==> flow/design.v <==
`timescale 1ns / 1ps
module hex2sevseg(
    input  wire [3:0] x,          
    output reg  [6:0] ca           
);
    always @* begin
        case (x)
            4'h0: ca = 7'b0000001;  
            4'h1: ca = 7'b1001111;  
            4'h2: ca = 7'b0010010;  
            4'h3: ca = 7'b0000110;  
            4'h4: ca = 7'b1001100;  
            4'h5: ca = 7'b0100100;  
            4'h6: ca = 7'b0100000;  
            4'h7: ca = 7'b0001111;  
            4'h8: ca = 7'b0000000;  
            4'h9: ca = 7'b0000100;  
            4'hA: ca = 7'b0001000;  
            4'hB: ca = 7'b1100000;  
            4'hC: ca = 7'b0110001;  
            4'hD: ca = 7'b1000010;  
            4'hE: ca = 7'b0110000;  
            4'hF: ca = 7'b0111000;  
            default: ca = 7'b1111111;  
        endcase
    end
endmodule
`timescale 1ns / 1ps
module clock_enable #(
    parameter integer DIV = 100000   
)(
    input  wire clk,        
    input  wire reset,
    output reg  clk_en
);
    reg [31:0] count;
    always @(posedge clk or posedge reset) begin
        if (reset) begin
            count  <= 0;
            clk_en <= 1'b0;
        end else if (count == DIV-1) begin
            count  <= 0;
            clk_en <= 1'b1;    
        end else begin
            count  <= count + 1;
            clk_en <= 1'b0;
        end
    end
endmodule
module anode_driver(
    input  wire clk,
    input  wire reset,
    input  wire clk_en,      
    output reg  [3:0] AN,    
    output reg  [1:0] S      
);
    always @(posedge clk or posedge reset) begin
        if (reset) S <= 2'b00;
        else if (clk_en) S <= S + 1'b1;  
    end
    always @* begin
        case (S)
            2'b00: AN = 4'b1110;  
            2'b01: AN = 4'b1101;  
            2'b10: AN = 4'b1011;  
            2'b11: AN = 4'b0111;  
        endcase
    end
endmodule
module mux4_1(
    input  wire [3:0] dig1, dig2, dig3, dig4,   
    input  wire [1:0] sel,
    output reg  [3:0] X
);
    always @* begin
        case (sel)
            2'b00: X = dig1;
            2'b01: X = dig2;
            2'b10: X = dig3;
            2'b11: X = dig4;
        endcase
    end
endmodule
module display  #(
    parameter integer CE_DIV = 100_000   
)(
    input  wire        clk,       
    input  wire        reset,
    input  wire [3:0]  dig1,        
    input  wire [3:0]  dig2,
    input  wire [3:0]  dig3,
    input  wire [3:0]  dig4,        
    output wire [3:0]  AN,        
    output wire [6:0]  C        
);
    wire clk_en;
    clock_enable #(.DIV(CE_DIV)) u_ce (
        .clk(clk), .reset(reset), .clk_en(clk_en)
    );
    wire [1:0] S;
    anode_driver u_an (
        .clk(clk), .reset(reset), .clk_en(clk_en),
        .AN(AN), .S(S)
    );
    wire [3:0] x;
    mux4_1 u_mux (
        .dig1(dig1), .dig2(dig2), .dig3(dig3), .dig4(dig4),
        .sel(S), .X(x)
    );
    hex2sevseg u_dec (
        .x(x), .ca(C)
    );
endmodule
== Tool chain data of display ==
Tool output for the design above, in the order of the flow.
Lines are those of the file above, counted from 1.
Not given: --

* Top module: display
* Clock port: clk
* Standard-cell library: sky130hd
* Corner: tt_025C_1v80

== Elaborated design ==
Counts by Yosys on the flattened word-level netlist (proc, flatten, opt, wreduce; memories kept). Register bits leave out memories and registers merged into their read ports (data or address); mux counts leave out enables and synchronous resets folded into registers. Print and check cells are left out. Cells with the same type and inputs are merged into one.
Memory sizes are those after Yosys's memory passes, which may raise the word count (mostly to a power of two), join words into wider ones and drop unused or constant bits.

* Add/sub/neg operators: 2
* Reduce/logical cells: 1
* Equality and inequality tests: 4
* Muxes and demuxes: 4

{| class="wikitable"
|+ Operators with widths
! cell !! count
|-
| 32-bit by 1-bit adder with 32-bit output (second input constant) || 1
|-
| 32-bit by 17-bit equality test with 1-bit output (second input constant) || 1
|-
| 32-bit two-way mux || 1
|-
| 4-bit parallel mux with 4-bit select || 2
|-
| 2-bit equality test (second input constant) || 2
|-
| 2-bit by 1-bit adder with 2-bit output (second input constant) || 1
|-
| 2-bit by 1-bit equality test with 1-bit output (second input constant) || 1
|-
| 2-bit zero test || 1
|-
| 1-bit two-way mux || 1
|}

* Output and inout port bits: 11
* Register bits: 35
* Memory cells: 1
* Bits in read-only memories: 112

{| class="wikitable"
|+ Memory list
! memory !! depth !! width !! rd ports !! write ports !! line !! text
|-
| (name not given) || 16 || 7 || 1 || 0 || 7 || <nowiki>case (x)</nowiki>
|}

== Depth ==
Yosys ltp: most cells in a row. Word level: on the elaborated netlist, between registers, memories and ports. Mapped: between sequential cells and ports; inverters and the memories' decode and read muxes count.

* Depth in word-level cells: 2
* ABC_AREA: 0
* Gate-level depth with buffers: 8
* Depth with buffers taken out: 8

== Netlist ==
Source: synth_stat.txt of the flow (Yosys; design flattened, memories mapped). It holds for the ABC_AREA given above (unset counts as 0); a run with the other value may have another netlist.

* Synthesis area: 2080.7 um^2
* Cell count: 206
* Mapped flip-flops: 35

{| class="wikitable"
|+ Cells by type
! type !! count
|-
| sky130_fd_sc_hd__dfrtp_1 || 35
|-
| sky130_fd_sc_hd__xnor2_1 || 24
|-
| sky130_fd_sc_hd__ha_1 || 11
|-
| sky130_fd_sc_hd__nand4_1 || 13
|-
| sky130_fd_sc_hd__nand3_1 || 15
|-
| sky130_fd_sc_hd__mux2i_1 || 7
|-
| sky130_fd_sc_hd__nor4_4 || 3
|-
| sky130_fd_sc_hd__inv_1 || 16
|-
| sky130_fd_sc_hd__xor2_1 || 6
|-
| sky130_fd_sc_hd__nand2_1 || 12
|-
| sky130_fd_sc_hd__nor2_1 || 12
|-
| sky130_fd_sc_hd__nor4_1 || 6
|-
| sky130_fd_sc_hd__a21oi_1 || 7
|-
| sky130_fd_sc_hd__and3_1 || 5
|-
| sky130_fd_sc_hd__a222oi_1 || 3
|-
| sky130_fd_sc_hd__nor2b_1 || 4
|-
| sky130_fd_sc_hd__o22ai_1 || 4
|-
| sky130_fd_sc_hd__a31o_2 || 2
|}

Not listed: further types 16, cells in them 21.
The figures by module come from a second, unflattened synthesis with its own total; it is not the netlist above.

* Cells (unflattened synthesis): 196
* Area (unflattened synthesis): 2120.8 um^2

Rows give one instance, submodules left out.

{| class="wikitable"
|+ By module
! module !! cells !! area (um^2) !! times used
|-
| clock_enable #(DIV=100000) || 146 || 1602.8 || 1
|-
| hex2sevseg || 31 || 262.8 || 1
|-
| anode_driver || 15 || 150.1 || 1
|-
| mux4_1 || 4 || 105.1 || 1
|-
| display || 0 || 0.0 || 1
|}

== Path before layout ==
OpenSTA on the mapped netlist: ideal clock, no wires. The path of least setup slack (recovery checks aside). Input and output delay are each 20% of the period. Register names are those of the netlist, which keeps one name where synthesis merged equal registers.

* Path type: register -> output
* Start point: register u_an.S[0]
* End point: output C[6]
* Launch time at the first pin: 0 ps
* Period: 3260 ps
* Data required time: 2608 ps
* Delay of the path: 1900 ps
* External output delay: 652 ps
* Buffers on the path: 0
* Data arrival time: 1900 ps
* Slack: 708 ps
* Stages on the path: 9
* Synthesis period reached: 2552 ps

"delay of the path" is the arrival time less input delay plus setup time.
A path that ends at an output port has no setup time.
"stages on the path": output pins that drive a net of the path, with the launching flip-flop's if there is one; two outputs of one cell count as two.
"synthesis period reached" is the clock period less the worst setup slack; recovery checks do not enter. This is arithmetic on one report: input and output delays are still those of the set period (20% each).
Between the ends stands the longest chain of elaborated cells between them, by number of cells; it is not shown to be the way that was timed. Of several equally long chains one is given.
A line is the first line of the expression or statement that the cell stems from. Yosys adds cells for indexed reads and writes and turns some case tables into memories.
A memory read counts as a cell of the chain, while the word-level depth stops at memories.

* Path through: sky130_fd_sc_hd__dfrtp_1 > sky130_fd_sc_hd__inv_1 > sky130_fd_sc_hd__ha_1 > sky130_fd_sc_hd__a222oi_1 > sky130_fd_sc_hd__a21oi_1 > sky130_fd_sc_hd__inv_1 > sky130_fd_sc_hd__ha_1 > sky130_fd_sc_hd__inv_1 > sky130_fd_sc_hd__a211oi_1
* Length of the longest elaborated chain: 3
* Elaborated cells on any way between the ends: 6
* Those cells by class: eq/ne (3); mux (1); reduce/logical (1); memory (1)

{| class="wikitable"
|+ Ends and longest elaborated chain, after synthesis
! item !! line !! text
|-
| from (decl) || 55 || <nowiki>output reg  [1:0] S</nowiki>
|-
| from (assign) || 58 || <nowiki>if (reset) S <= 2'b00;</nowiki>
|-
| from (assign) || 59 || <nowiki>else if (clk_en) S <= S + 1'b1;</nowiki>
|-
| 2-bit equality test || 76 || <nowiki>case (sel)</nowiki>
|-
| 4-bit parallel mux with 4-bit select || 76 ||
|-
| memory read 16 x 7 bit || 7 || <nowiki>case (x)</nowiki>
|-
| to (decl) || 94 || <nowiki>output wire [6:0]  C</nowiki>
|}

== Timing after layout ==
Path of least setup slack in the final report of run A (OpenROAD, finished layout, wires in). Where an end is a register, its clock arrival counts in the times.
The report prints the path's times to 10 ps; the period is as set.

* Path type: register -> output
* Start point: register u_an.S[0]
* End point: output C[2]
* Period: 2410 ps
* Launch time at the first pin: 280 ps
* Stages on the path: 10
* Data arrival time: 2280 ps
* Buffers on the path: 2
* Data required time: 1930 ps
* Slack: -350 ps
* External output delay: 480 ps

Between the ends stands the longest chain of elaborated cells between them, by number of cells; it is not shown to be the way that was timed. Of several equally long chains one is given.
A memory read counts as a cell of the chain, while the word-level depth stops at memories.

* Path through: sky130_fd_sc_hd__dfrtp_2 > sky130_fd_sc_hd__inv_4 > sky130_fd_sc_hd__ha_4 > sky130_fd_sc_hd__a222oi_1 > sky130_fd_sc_hd__buf_4 > sky130_fd_sc_hd__a21oi_2 > sky130_fd_sc_hd__ha_4 > sky130_fd_sc_hd__mux2_4 > sky130_fd_sc_hd__o22ai_4 > sky130_fd_sc_hd__buf_2
* Length of the longest elaborated chain: 3
* Elaborated cells on any way between the ends: 6
* Those cells by class: eq/ne (3); mux (1); reduce/logical (1); memory (1)

{| class="wikitable"
|+ Ends and longest elaborated chain, after layout
! item !! line !! text
|-
| from (decl) || 55 || <nowiki>output reg  [1:0] S</nowiki>
|-
| from (assign) || 58 || <nowiki>if (reset) S <= 2'b00;</nowiki>
|-
| from (assign) || 59 || <nowiki>else if (clk_en) S <= S + 1'b1;</nowiki>
|-
| 2-bit equality test || 76 || <nowiki>case (sel)</nowiki>
|-
| 4-bit parallel mux with 4-bit select || 76 ||
|-
| memory read 16 x 7 bit || 7 || <nowiki>case (x)</nowiki>
|-
| to (decl) || 94 || <nowiki>output wire [6:0]  C</nowiki>
|}

Hand-over note for display

display through Yosys and OpenROAD on sky130hd: 2 stored runs, unordered, with their settings and measured results. The constraints put input and output delay at 20% of the set period each and load the outputs with 0.01 pF.
By "worst setup path time" is meant the share of the clock period that the worst setup path is allowed (20% is reserved at inputs, 20% at outputs), minus its slack. Clock arrival times at its registers enter into it.
"worst setup path time" is given in steps of 10 ps.

Run A
==> flow/run.sh <==
#!/bin/bash
# the make line also repeats the synthesis and layout settings of config.mk as NAME=value (left out here)
make -C /OpenROAD-flow-scripts/flow DESIGN_CONFIG=/design/flow/config.mk WORK_HOME=/design/flow/orfs CLKGATE_MAP_FILE= finish
==> flow/config.mk <==
export PLATFORM = sky130hd
export DESIGN_NAME = display
export DESIGN_NICKNAME = display
export VERILOG_FILES = /design/flow/design.v
export SDC_FILE = /design/flow/constraint.sdc
export NUM_CORES = 4
export LEC_CHECK = 0
export CAP_MARGIN = 20
export CORE_MARGIN = 2
export CORE_UTILIZATION = 40
export SETUP_SLACK_MARGIN = 0.66
export SLEW_MARGIN = 20
==> flow/constraint.sdc <==
create_clock -name core_clock -period 2.41 [get_ports {clk}]
set_input_delay 0.4820 -clock core_clock [delete_from_list [all_inputs] [get_ports {clk}]]
set_output_delay 0.4820 -clock core_clock [all_outputs]
set_load 0.01 [all_outputs]

==> results of run A <==
chip area after synthesis (Yosys): 2080.7 um^2
die area: 5795.0 um^2
standard-cell area of the final layout: 2985.4 um^2
worst setup slack after layout: -354 ps
total negative slack: -2109 ps
worst hold slack: 483 ps
worst setup path time: 2280 ps
worst setup path kind: register -> output

Run B
==> flow/run.sh <==
#!/bin/bash
# the make line also repeats the synthesis and layout settings of config.mk as NAME=value (left out here)
make -C /OpenROAD-flow-scripts/flow DESIGN_CONFIG=/design/flow/config.mk WORK_HOME=/design/flow/orfs CLKGATE_MAP_FILE= finish
==> flow/config.mk <==
export PLATFORM = sky130hd
export DESIGN_NAME = display
export DESIGN_NICKNAME = display
export VERILOG_FILES = /design/flow/design.v
export SDC_FILE = /design/flow/constraint.sdc
export NUM_CORES = 4
export LEC_CHECK = 0
export CAP_MARGIN = 20
export CELL_PAD_IN_SITES_GLOBAL_PLACEMENT = 0
export CORE_MARGIN = 8
export CORE_UTILIZATION = 39
export GPL_ROUTABILITY_DRIVEN = 1
export HOLD_SLACK_MARGIN = 0.02
export MAX_ROUTING_LAYER = met4
export MIN_ROUTING_LAYER = met2
export PLACE_DENSITY_LB_ADDON = 0.29
export SETUP_SLACK_MARGIN = -0.16
export SLEW_MARGIN = 40
==> flow/constraint.sdc <==
create_clock -name core_clock -period 2.29 [get_ports {clk}]
set_input_delay 0.4580 -clock core_clock [delete_from_list [all_inputs] [get_ports {clk}]]
set_output_delay 0.4580 -clock core_clock [all_outputs]
set_load 0.01 [all_outputs]

==> results of run B <==
chip area after synthesis (Yosys): 2080.7 um^2
die area: 7928.1 um^2
standard-cell area of the final layout: 2875.3 um^2
worst setup slack after layout: -399 ps
total negative slack: -2595 ps
worst hold slack: 482 ps
worst setup path time: 2230 ps
worst setup path kind: register -> output

End of note.
